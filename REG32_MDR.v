==> flow/design.v <==
module Reg32(input [31:0] D, input clock, input clear, input load, output reg [31:0] Q); 
	always @(posedge clock)
		if(clear)
		begin
			Q <= 32'b0; 
			end 
			else if(load)
			begin 
			Q  <= D; 
			end 
endmodule 
module Reg64(input [63:0] D, input clock, input clear, input load, output reg [63:0] Q); 
	always @(posedge clock)
		if(clear)
		begin
			Q <= 64'b0; 
			end 
			else if(load)
			begin 
			Q  <= D; 
			end 
endmodule 
module mdr_reg (output [31:0] Q, input [31:0] mdata_in, input MDRin, input clock, 
		input reset, input MDR_in, input [31:0] BusMuxOut); 
	wire [31:0] d; 
	MD_Mux MD_mux (.Output(d), .A(BusMuxOut), .B(mdata_in),.Select(MDR_in)); 
	Reg32 q (.D(d), .clock(clock),.clear(reset), .load(MDRin), .Q(Q)); 
endmodule
; ---- Tool chain data of Reg64
; The steps from the RTL of Reg64 to its reports follow in flow order.
; Line numbers count from 1 in the design file above.
; Operators: Yosys type, input widths -> output width; for muxes data width and select width s.
; Cell names lack the library's common part.
; Not given: -
[design]
top = Reg64
clock_port = clock
cell_library = sky130hd
corner = tt_025C_1v80

; ---- Word-level counts
; Source: Yosys, flattened and elaborated, memories not mapped. Widths are those after wreduce; folded enables and synchronous resets count as part of the registers. Registers that Yosys merges into a memory's read port (data or address) are not register bits. Print and check cells do not count. Equal cells are merged and count once.
[word_totals]
regBits = 64
out_inout_bits = 64

; ---- Longest topological paths
; Longest topological path by Yosys (ltp), each cell counted once; first at word level (registers and memories cut), then after technology mapping (sequential cells cut; the memories' decode and read muxes count).
[logic_depth]
depth_word = 0
ABC_AREA = 0
ltp_mapped = 4
mapped_depth_nobuf = 2

; ---- Netlist
; Source: synth_stat.txt of the flow (Yosys; design flattened, memories mapped). It holds for the ABC_AREA given above (unset counts as 0); a run with the other value may have another netlist.
[by_type]
columns = cell_type, n, area_total_um2
row1 = dfxtp_1, 64, 1.28E+03
row2 = mux2i_1, 64, 640.614
row3 = nor2_1, 64, 240.23
row4 = buf_8, 6, 90.086
row5 = buf_1, 6, 22.522
row6 = buf_6, 1, 11.261
row7 = clkbuf_2, 1, 5.005
[mapped]
cell_count = 206
mapped_area_mm2 = 0.0022909
seq_area_mm2 = 0.0012812
ff_cells = 64
buffers = 14

; ---- Worst setup path after synthesis
; Path of least setup slack by OpenSTA after synthesis, without wires, with an ideal clock, recovery checks aside; 20% of the period is set as input and as output delay. Where synthesis merged equal registers, the netlist keeps one of their names.
[synth_timing]
kind = input to register
start = in load
end = reg Q[10]
period_ns = 0.875
in_delay_ns = 0.175
setup_ns = 0.128
arrival_time_ns = 0.701
required_time_ns = 0.747
path_slack_ns = 0.046
path_delay_ns = 0.654
path_stages = 4
path_buffers = 2
period_less_setup_slack_ns = 0.829
; "path_delay_ns" is the arrival time less input delay plus setup time.
; "path_stages": output pins that drive a net of the path, with the launching flip-flop's if there is one; two outputs of one cell count as two.
; "period_less_setup_slack_ns" = period - worst setup slack (recovery checks aside). The figure is calculated, with input and output delays left at 20% of the set period.
[synth_between]
path_cell_list = buf_6 buf_8 mux2i_1 nor2_1
[synth_rtl]
columns = element, line_no
row1 = from (decl), 12  ; module Reg64(input [63:0] D, input clock, input clear, input load, output reg [63:0] Q);
row2 = to (assign), 16  ; Q <= 64'b0;
row3 = to (assign), 20  ; Q <= D;
row4 = to (decl), 12
; No chain of elaborated cells between the ends is given.

; ---- Timing after layout
; Path of least setup slack in the final report of flow run A (OpenROAD, finished layout, wires in). Where an end is a register, its clock arrival counts in the times.
[layout_timing]
kind = register to output
start = reg Q[59]
end = out Q[59]
period_ns = 0.588
arrival_time_ns = 0.78
required_time_ns = 0.47
path_slack_ns = -0.31
path_stages = 2
path_buffers = 1
[layout_between]
path_cell_list = dfxtp_2 buf_6
elab_chain_cells = 0
cells_between = 0
[layout_rtl]
columns = element, line_no
row1 = from (decl), 12  ; module Reg64(input [63:0] D, input clock, input clear, input load, output reg [63:0] Q);
row2 = from (assign), 16  ; Q <= 64'b0;
row3 = from (assign), 20  ; Q <= D;
row4 = to (decl), 12

Subject: Reg64 on sky130hd, stored results

Hello all,

Stored flow runs of Reg64 (2 of them; Yosys, OpenROAD, sky130hd). They differ in their settings and are not a sequence. Constraints: input delay and output delay 20% of the set period each, output load 0.01 pF.
"period_reached_ns" = clock period - worst setup slack. The figure is calculated, with input and output delays left at 20% of the set period.
"worst_setup_path_time_ns" means the part of the period allowed to the worst setup path (the constraints hold back 20% at inputs and 20% at outputs) less its slack; where the path has registers, the arrival times of their clocks count too.
"total_power_mw" rests on the timing tool's default activity at the inputs, not on a simulated workload.

# flow run A
==> flow/run.sh <==
#!/bin/bash
# the make line also repeats the synthesis and layout settings of config.mk as NAME=value (left out here)
make -C /OpenROAD-flow-scripts/flow DESIGN_CONFIG=/design/flow/config.mk WORK_HOME=/design/flow/orfs CLKGATE_MAP_FILE= finish
==> flow/config.mk <==
export PLATFORM = sky130hd
export DESIGN_NAME = Reg64
export DESIGN_NICKNAME = Reg64
export VERILOG_FILES = /design/flow/design.v
export SDC_FILE = /design/flow/constraint.sdc
export NUM_CORES = 4
export LEC_CHECK = 0
export CAP_MARGIN = 5
export CELL_PAD_IN_SITES_DETAIL_PLACEMENT = 0
export CELL_PAD_IN_SITES_GLOBAL_PLACEMENT = 1
export CORE_MARGIN = 7
export CORE_UTILIZATION = 22
export CTS_CLUSTER_SIZE = 38
export GPL_ROUTABILITY_DRIVEN = 1
export MAX_ROUTING_LAYER = met5
export MIN_ROUTING_LAYER = met1
export PLACE_DENSITY_LB_ADDON = 0.04
export SETUP_SLACK_MARGIN = -0.02
export SLEW_MARGIN = 25
==> flow/constraint.sdc <==
create_clock -name core_clock -period 0.588 [get_ports {clock}]
set_input_delay 0.1176 -clock core_clock [delete_from_list [all_inputs] [get_ports {clock}]]
set_output_delay 0.1176 -clock core_clock [all_outputs]
set_load 0.01 [all_outputs]

==> flow run A: results <==
final_setup_ws_ns=-0.306
total_power_mw=10.566
worst_setup_path_time_ns=0.78
path_kind="register to output"
post_route_util_pct=40.2
yosys_chip_area_mm2=0.0022909
cell_area_final_mm2=0.0041177
timing.hold.ws_ns=0.209
die_area_mm2=0.0134664
period_reached_ns=0.894
total_negative_slack_ns=-19.963

# flow run B
==> flow/run.sh <==
#!/bin/bash
# the make line also repeats the synthesis and layout settings of config.mk as NAME=value (left out here)
make -C /OpenROAD-flow-scripts/flow DESIGN_CONFIG=/design/flow/config.mk WORK_HOME=/design/flow/orfs CLKGATE_MAP_FILE= finish
==> flow/config.mk <==
export PLATFORM = sky130hd
export DESIGN_NAME = Reg64
export DESIGN_NICKNAME = Reg64
export VERILOG_FILES = /design/flow/design.v
export SDC_FILE = /design/flow/constraint.sdc
export NUM_CORES = 4
export LEC_CHECK = 0
export CAP_MARGIN = 20
export CORE_MARGIN = 2
export CORE_UTILIZATION = 28
export SLEW_MARGIN = 20
==> flow/constraint.sdc <==
create_clock -name core_clock -period 0.974 [get_ports {clock}]
set_input_delay 0.1948 -clock core_clock [delete_from_list [all_inputs] [get_ports {clock}]]
set_output_delay 0.1948 -clock core_clock [all_outputs]
set_load 0.01 [all_outputs]

==> flow run B: results <==
final_setup_ws_ns=0.009
total_power_mw=5.968
worst_setup_path_time_ns=0.77
path_kind="register to output"
post_route_util_pct=51.7
yosys_chip_area_mm2=0.0022909
cell_area_final_mm2=0.0040326
timing.hold.ws_ns=0.246
die_area_mm2=0.0089218
period_reached_ns=0.965
total_negative_slack_ns=0.000

Thanks
